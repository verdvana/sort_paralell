==> flow/design.v <==
module sort_paralell(
				input 					clk, 
				input 					rst_n,
				input						en,
				input 		[15:0] 	in0, in1, in2, in3, in4, in5, in6, in7, 
				output reg				complete,
				output reg 	[15:0] 	out0, out1, out2, out3, out4, out5, out6,out7
						);
reg [15:0] out_temp[7:0];				 
reg  [6:0] a;
reg  [6:0] b;
reg  [6:0] c;
reg  [6:0] d;
reg  [6:0] e;
reg  [6:0] f;
reg  [6:0] g;
reg  [6:0] h;
reg add_start;  
reg assignm_start;  
reg out_start;
reg [3:0] mid0, mid1, mid2, mid3, mid4, mid5, mid6, mid7;
always@(posedge clk or negedge rst_n)
begin
	if(!rst_n)
		begin
			a <= 7'b000_0000;
			b <= 7'b000_0000;
			c <= 7'b000_0000;
			d <= 7'b000_0000;
			e <= 7'b000_0000;
			f <= 7'b000_0000;
			g <= 7'b000_0000;
			h <= 7'b000_0000;
			add_start <= 0;
		end
		else if(en)
			begin
				if(in0 >= in1) a[0] <= 1'b1;  
				else a[0] <= 1'b0;
				if(in0 >= in2) a[1] <= 1'b1;
				else a[1] <= 1'b0;
				if(in0 >= in3) a[2] <= 1'b1;
				else a[2] <= 1'b0;
				if(in0 >= in4) a[3] <= 1'b1;
				else a[3] <= 1'b0;
				if(in0 >= in5) a[4] <= 1'b1;
				else a[4] <= 1'b0;
				if(in0 >= in6) a[5] <= 1'b1;
				else a[5] <= 1'b0;
				if(in0 >= in7) a[6] <= 1'b1;
				else a[6] <= 1'b0;
				if(in1 > in0) b[0] <= 1'b1; 
				else b[0] <= 1'b0;
				if(in1 >= in2) b[1] <= 1'b1;
				else b[1] <= 1'b0;
				if(in1 >= in3) b[2] <= 1'b1;
				else b[2] <= 1'b0;
				if(in1 >= in4) b[3] <= 1'b1;
				else b[3] <= 1'b0;
				if(in1 >= in5) b[4] <= 1'b1;
				else b[4] <= 1'b0;
				if(in1 >= in6) b[5] <= 1'b1;
				else b[5] <= 1'b0;
				if(in1 >= in7) b[6] <= 1'b1;
				else b[6] <= 1'b0;
				if(in2 > in0) c[0] <= 1'b1;
				else c[0] <= 1'b0;
				if(in2 > in1) c[1] <= 1'b1;
				else c[1] <= 1'b0;
				if(in2 >= in3) c[2] <= 1'b1;
				else c[2] <= 1'b0;
				if(in2 >= in4) c[3] <= 1'b1;
				else c[3] <= 1'b0;
				if(in2 >= in5) c[4] <= 1'b1;
				else c[4] <= 1'b0;
				if(in2 >= in6) c[5] <= 1'b1;
				else c[5] <= 1'b0;
				if(in2 >= in7) c[6] <= 1'b1;
				else c[6] <= 1'b0;
				if(in3 > in0) d[0] <= 1'b1;
				else d[0] <= 1'b0;
				if(in3 > in1) d[1] <= 1'b1;
				else d[1] <= 1'b0;
				if(in3 > in2) d[2] <= 1'b1;
				else d[2] <= 1'b0;
				if(in3 >= in4) d[3] <= 1'b1;
				else d[3] <= 1'b0;
				if(in3 >= in5) d[4] <= 1'b1;
				else d[4] <= 1'b0;
				if(in3 >= in6) d[5] <= 1'b1;
				else d[5] <= 1'b0;
				if(in3 >= in7) d[6] <= 1'b1;
				else d[6] <= 1'b0;
				if(in4 > in0) e[0] <= 1'b1;
				else e[0] <= 1'b0;
				if(in4 > in1) e[1] <= 1'b1;
				else e[1] <= 1'b0;
				if(in4 > in2) e[2] <= 1'b1;
				else e[2] <= 1'b0;
				if(in4 > in3) e[3] <= 1'b1;
				else e[3] <= 1'b0;
				if(in4 >= in5) e[4] <= 1'b1;
				else e[4] <= 1'b0;
				if(in4 >= in6) e[5] <= 1'b1;
				else e[5] <= 1'b0;
				if(in4 >= in7) e[6] <= 1'b1;
				else e[6] <= 1'b0;
				if(in5 > in0) f[0] <= 1'b1;
				else f[0] <= 1'b0;
				if(in5 > in1) f[1] <= 1'b1;
				else f[1] <= 1'b0;
				if(in5 > in2) f[2] <= 1'b1;
				else f[2] <= 1'b0;
				if(in5 > in3) f[3] <= 1'b1;
				else f[3] <= 1'b0;
				if(in5 > in4) f[4] <= 1'b1;
				else f[4] <= 1'b0;
				if(in5 >= in6) f[5] <= 1'b1;
				else f[5] <= 1'b0;
				if(in5 >= in7) f[6] <= 1'b1;
				else f[6] <= 1'b0;
				if(in6 > in0) g[0] <= 1'b1;
				else g[0] <= 1'b0;
				if(in6 > in1) g[1] <= 1'b1;
				else g[1] <= 1'b0;
				if(in6 > in2) g[2] <= 1'b1;
				else g[2] <= 1'b0;
				if(in6 > in3) g[3] <= 1'b1;
				else g[3] <= 1'b0;
				if(in6 > in4) g[4] <= 1'b1;
				else g[4] <= 1'b0;
				if(in6 > in5) g[5] <= 1'b1;
				else g[5] <= 1'b0;
				if(in6 >= in7) g[6] <= 1'b1;
				else g[6] <= 1'b0;
				if(in7 > in0) h[0] <= 1'b1;
				else h[0] <= 1'b0;
				if(in7 > in1) h[1] <= 1'b1;
				else h[1] <= 1'b0;
				if(in7 > in2) h[2] <= 1'b1;
				else h[2] <= 1'b0;
				if(in7 > in3) h[3] <= 1'b1;
				else h[3] <= 1'b0;
				if(in7 > in4) h[4] <= 1'b1;
				else h[4] <= 1'b0;
				if(in7 > in5) h[5] <= 1'b1;
				else h[5] <= 1'b0;
				if(in7 > in6) h[6] <= 1'b1;
				else h[6] <= 1'b0;
				add_start <= 1;  
			end
end
always@(posedge clk or negedge rst_n)
begin
	if(!rst_n)
		begin
			mid0 <= 7'b000_0000;
			mid1 <= 7'b000_0000;
			mid2 <= 7'b000_0000;
			mid3 <= 7'b000_0000;
			mid4 <= 7'b000_0000;
			mid5 <= 7'b000_0000;
			mid6 <= 7'b000_0000;
			mid7 <= 7'b000_0000;
		end
	else if(add_start == 1)
		begin
			mid0 <= a[0] + a[1] + a[2] + a[3] + a[4] + a[5] + a[6];  
			mid1 <= b[0] + b[1] + b[2] + b[3] + b[4] + b[5] + b[6];
			mid2 <= c[0] + c[1] + c[2] + c[3] + c[4] + c[5] + c[6];
			mid3 <= d[0] + d[1] + d[2] + d[3] + d[4] + d[5] + d[6];
			mid4 <= e[0] + e[1] + e[2] + e[3] + e[4] + e[5] + e[6];
			mid5 <= f[0] + f[1] + f[2] + f[3] + f[4] + f[5] + f[6];
			mid6 <= g[0] + g[1] + g[2] + g[3] + g[4] + g[5] + g[6];
			mid7 <= h[0] + h[1] + h[2] + h[3] + h[4] + h[5] + h[6];
		end
	assignm_start <= 1; 
end
always@(posedge clk or negedge rst_n)
begin
	if(!rst_n)
		begin
			out_temp[0]  <= 16'b00000000_00000000;
			out_temp[1]  <= 16'b00000000_00000000;
			out_temp[2]  <= 16'b00000000_00000000;
			out_temp[3]  <= 16'b00000000_00000000;
			out_temp[4]  <= 16'b00000000_00000000;
			out_temp[5]  <= 16'b00000000_00000000;
			out_temp[6]  <= 16'b00000000_00000000;
			out_temp[7]  <= 16'b00000000_00000000;
			out_start <= 0;
		end
	else if(assignm_start == 1)
		begin
			out_temp[mid0] <= in0;
			out_temp[mid1] <= in1;
			out_temp[mid2] <= in2;
			out_temp[mid3] <= in3;
			out_temp[mid4] <= in4;
			out_temp[mid5] <= in5;
			out_temp[mid6] <= in6;
			out_temp[mid7] <= in7;
			out_start <= 1; 
		end
end
always@(posedge clk or negedge rst_n)
begin
	if(!rst_n)
		begin
			out0 <= 16'b00000000_00000000;
			out1 <= 16'b00000000_00000000;
			out2 <= 16'b00000000_00000000;
			out3 <= 16'b00000000_00000000;
			out4 <= 16'b00000000_00000000;
			out5 <= 16'b00000000_00000000;
			out6 <= 16'b00000000_00000000;
			out7 <= 16'b00000000_00000000;
			complete <= 0;
		end
	else if(out_start == 1)
		begin
			out0 <= out_temp[0];
			out1 <= out_temp[1];
			out2 <= out_temp[2];
			out3 <= out_temp[3];
			out4 <= out_temp[4];
			out5 <= out_temp[5];
			out6 <= out_temp[6];
			out7 <= out_temp[7];
			complete <= 1;
		end	
end
endmodule
Reports on sort_paralell
What the tools print for sort_paralell, step after step.
Line numbers count from 1 in the design file above.
Operators carry their Yosys type and port widths (W data, S select, Z words).
Library cell names are shortened.
{"block": "design", "top_module": "sort_paralell", "clock_port": "clk", "cell_library": "sky130hd", "lib_corner": "tt_025C_1v80"}

Word-level counts
Counts by Yosys on the flattened word-level netlist (proc, flatten, opt, wreduce). Print and check cells are left out. Cells with the same type and inputs are merged into one.
{"block": "bits", "reg_bits": 339, "word_cells": 379, "inputBits": 131, "output_inout_bits": 129}
{"block": "op_classes", "n_addsub": 48, "muxes": 120, "equal": 56, "n_reduce_logical": 16, "compare": 56}
{"block": "ops", "cell": "$mux W16", "n": 64}
{"block": "ops", "cell": "$ge A16 B16 Y1", "n": 28}
{"block": "ops", "cell": "$gt A16 B16 Y1", "n": 28}
{"block": "ops", "cell": "$add A3 B1 Y3", "n": 32}
{"block": "ops", "cell": "$eq A3 B3 Y1 const B", "n": 32}
{"block": "ops", "cell": "$reduce_bool A8 Y1", "n": 8}
{"block": "ops", "cell": "$mux W1", "n": 56}
{"block": "ops", "cell": "$eq A3 B2 Y1 const B", "n": 16}
{"block": "ops", "cell": "$add A2 B1 Y3", "n": 8}
{"block": "ops", "cell": "$eq A3 B1 Y1 const B", "n": 8}
{"block": "ops", "cell": "$logic_not A3 Y1", "n": 8}
{"block": "ops", "cell": "$add A1 B1 Y2", "n": 8}

Logic depth
Yosys ltp: most cells in a row. Word level: on the elaborated netlist, between registers, memories and ports. Mapped: between sequential cells and ports; inverters and the memories' decode and read muxes count.
{"block": "logic_depth", "ltp_word": 9, "abc_area": 0, "mapped_depth": 10}

After synthesis
Yosys stat after the flow's synthesis: flattened, memories mapped to cells. It holds for the ABC_AREA given above (unset counts as 0); a run with the other value may have another netlist.
{"block": "by_type", "cell": "dfrtp_1", "n": 339}
{"block": "by_type", "cell": "ha_1", "n": 448}
{"block": "by_type", "cell": "mux2_2", "n": 136}
{"block": "by_type", "cell": "a21oi_1", "n": 288}
{"block": "by_type", "cell": "a221oi_1", "n": 137}
{"block": "by_type", "cell": "o21ai_0", "n": 239}
{"block": "by_type", "cell": "nand2_1", "n": 283}
{"block": "by_type", "cell": "nor2_1", "n": 262}
{"block": "by_type", "cell": "inv_1", "n": 211}
{"block": "by_type", "cell": "clkbuf_1", "n": 206}
{"block": "by_type", "cell": "fa_1", "n": 32}
{"block": "by_type", "cell": "a31oi_1", "n": 91}
{"block": "by_type", "cell": "a211o_1", "n": 58}
{"block": "by_type", "cell": "a211oi_1", "n": 66}
{"block": "by_type", "cell": "o211ai_1", "n": 65}
{"block": "by_type", "cell": "nand4_1", "n": 75}
{"block": "by_type", "cell": "o221ai_1", "n": 46}
{"block": "by_type", "cell": "mux2i_1", "n": 38}
Other cell types: 61; their cells: 785.
{"block": "synth_totals", "synth_area_um2": 32550.0, "mapped_cells": 3805, "sequential_area_um2": 8483.1, "buffers": 302, "ff_cells": 339}

Worst setup path after synthesis
Path of least setup slack by OpenSTA after synthesis, without wires, with an ideal clock, recovery checks aside; 20% of the period is set as input and as output delay. Where synthesis merged equal registers, the netlist keeps one of their names.
{"block": "synth_path", "path_kind": "input -> register", "start": "in in5[14]", "end": "reg f[5]", "arrival_time_ns": 2.527, "tclk_ns": 3.34, "driving_pins": 8, "path_slack_ns": 0.677, "setup_ns": 0.136, "n_path_buf": 1, "launch_ns": 0.668, "path_delay_ns": 1.995, "period_less_setup_slack_ns": 2.663}
"path_delay_ns" = arrival - input delay + setup time.
"driving_pins" counts driving pins, that of a launching flip-flop among them; a cell with two outputs on the path counts twice.
"period_less_setup_slack_ns" is the clock period less the worst setup slack; recovery checks do not enter. This is arithmetic on one report: input and output delays are still those of the set period (20% each).
The rows between start and end are the longest chain of elaborated cells between them; the timing report does not say that the signal goes this way. Where chains are equally long, one stands for them.
Each line given opens the expression or statement behind the cell; cells for indexed reads and writes are added by Yosys, which also makes memories of some case tables.
A register here has more assigning lines than the two given.
{"block": "synth_between", "path_cell_list": "clkbuf_1 -> inv_1 -> ha_1 -> nand4_1 -> or4b_2 -> o221ai_1 -> o211ai_1 -> a21boi_0", "elab_chain_cells": 2, "cells_between": 2, "cone_lines": 1, "classes_between": "1 x compare; 1 x mux"}
{"block": "synth_rtl", "element": "from (decl)", "line": 5, "rtl": "input [15:0] in0, in1, in2, in3, in4, in5, in6, in7,"}
{"block": "synth_rtl", "element": "$ge A16 B16 Y1", "line": 118, "rtl": "if(in5 >= in6) f[5] <= 1'b1;"}
{"block": "synth_rtl", "element": "$mux W1", "line": 118}
{"block": "synth_rtl", "element": "to (assign)", "line": 118}
{"block": "synth_rtl", "element": "to (assign)", "line": 119, "rtl": "else f[5] <= 1'b0;"}
{"block": "synth_rtl", "element": "to (decl)", "line": 15, "rtl": "reg  [6:0] f;"}

Path in the finished layout
From the final timing report of run 2: the path of least setup slack in the routed layout; clock arrival at registers is part of the times.
{"block": "layout_path", "path_kind": "input -> register", "start": "in in0[15]", "end": "reg out_temp[1][15]", "path_slack_ns": 0.99, "tclk_ns": 4.48, "launch_ns": 0.90, "driving_pins": 7, "arrival_time_ns": 3.93, "n_path_buf": 1, "setup_ns": 0.15}
The rows between start and end are the longest chain of elaborated cells between them; the timing report does not say that the signal goes this way. Where chains are equally long, one stands for them.
A register here has more assigning lines than the two given.
{"block": "layout_between", "path_cell_list": "clkdlybuf4s50_1 -> inv_1 -> nor2_1 -> a2111oi_0 -> a2111oi_0 -> a2111oi_0 -> o22ai_1", "elab_chain_cells": 8, "cells_between": 8, "cone_lines": 8, "classes_between": "8 x mux"}
{"block": "layout_rtl", "element": "from (decl)", "line": 5, "rtl": "input [15:0] in0, in1, in2, in3, in4, in5, in6, in7,"}
{"block": "layout_rtl", "element": "$mux W16", "line": 195, "rtl": "out_temp[mid0] <= in0;"}
{"block": "layout_rtl", "element": "$mux W16", "line": 196, "rtl": "out_temp[mid1] <= in1;"}
{"block": "layout_rtl", "element": "$mux W16", "line": 197, "rtl": "out_temp[mid2] <= in2;"}
{"block": "layout_rtl", "element": "$mux W16", "line": 198, "rtl": "out_temp[mid3] <= in3;"}
{"block": "layout_rtl", "element": "$mux W16", "line": 199, "rtl": "out_temp[mid4] <= in4;"}
{"block": "layout_rtl", "element": "$mux W16", "line": 200, "rtl": "out_temp[mid5] <= in5;"}
{"block": "layout_rtl", "element": "$mux W16", "line": 201, "rtl": "out_temp[mid6] <= in6;"}
{"block": "layout_rtl", "element": "$mux W16", "line": 202, "rtl": "out_temp[mid7] <= in7;"}
{"block": "layout_rtl", "element": "to (assign)", "line": 201}
{"block": "layout_rtl", "element": "to (assign)", "line": 202}
{"block": "layout_rtl", "element": "to (decl)", "line": 9, "rtl": "reg [15:0] out_temp[7:0];"}

Subject: flow runs of sort_paralell

Hi,

Flow measurements of sort_paralell on sky130hd: 2 stored runs with different settings, listed in no order. Input and output delays are each 20% of the period that was set; the output load is 0.01 pF.
"achievedPeriod_ns" = clock period - worst setup slack. The figure is calculated, with input and output delays left at 20% of the set period.
"worst_path_time_ns" is the time allowed to the run's worst setup path (the clock period less input and output delay, where it has them) less its slack. Clock arrival times count: a late capture clock shortens it, a late launch clock lengthens it.
"final_power_mw" rests on the timing tool's default activity at the inputs, not on a simulated workload.

{"run": "run 1", "settings": { "period_ns": 4.24, "CORE_UTILIZATION": 69, "CORE_ASPECT_RATIO": 0.9, "CORE_MARGIN": 10, "CELL_PAD_IN_SITES_DETAIL_PLACEMENT": 1, "GPL_ROUTABILITY_DRIVEN": 1, "CTS_CLUSTER_SIZE": 19, "CAP_MARGIN": 20, "SLEW_MARGIN": 20 }, "outcome": "no final report: placement broke off with DPL-0033"}
{"run": "run 2", "settings": { "period_ns": 4.48, "CAP_MARGIN": 20, "CORE_MARGIN": 2, "CORE_UTILIZATION": 40, "SLEW_MARGIN": 20 }, "results": { "final_power_mw": 27.296, "ws_setup_ns": 0.993, "design_die_area_um2": 83671.3, "cell_area_final_um2": 38954.9, "total_negative_slack_ns": 0.000, "synth_area_um2": 32550.0, "fin_util_pct": 48.4, "worst_path_time_ns": 2.59, "worst_setup_path_type": "input -> register", "achievedPeriod_ns": 3.487 }}

Regards
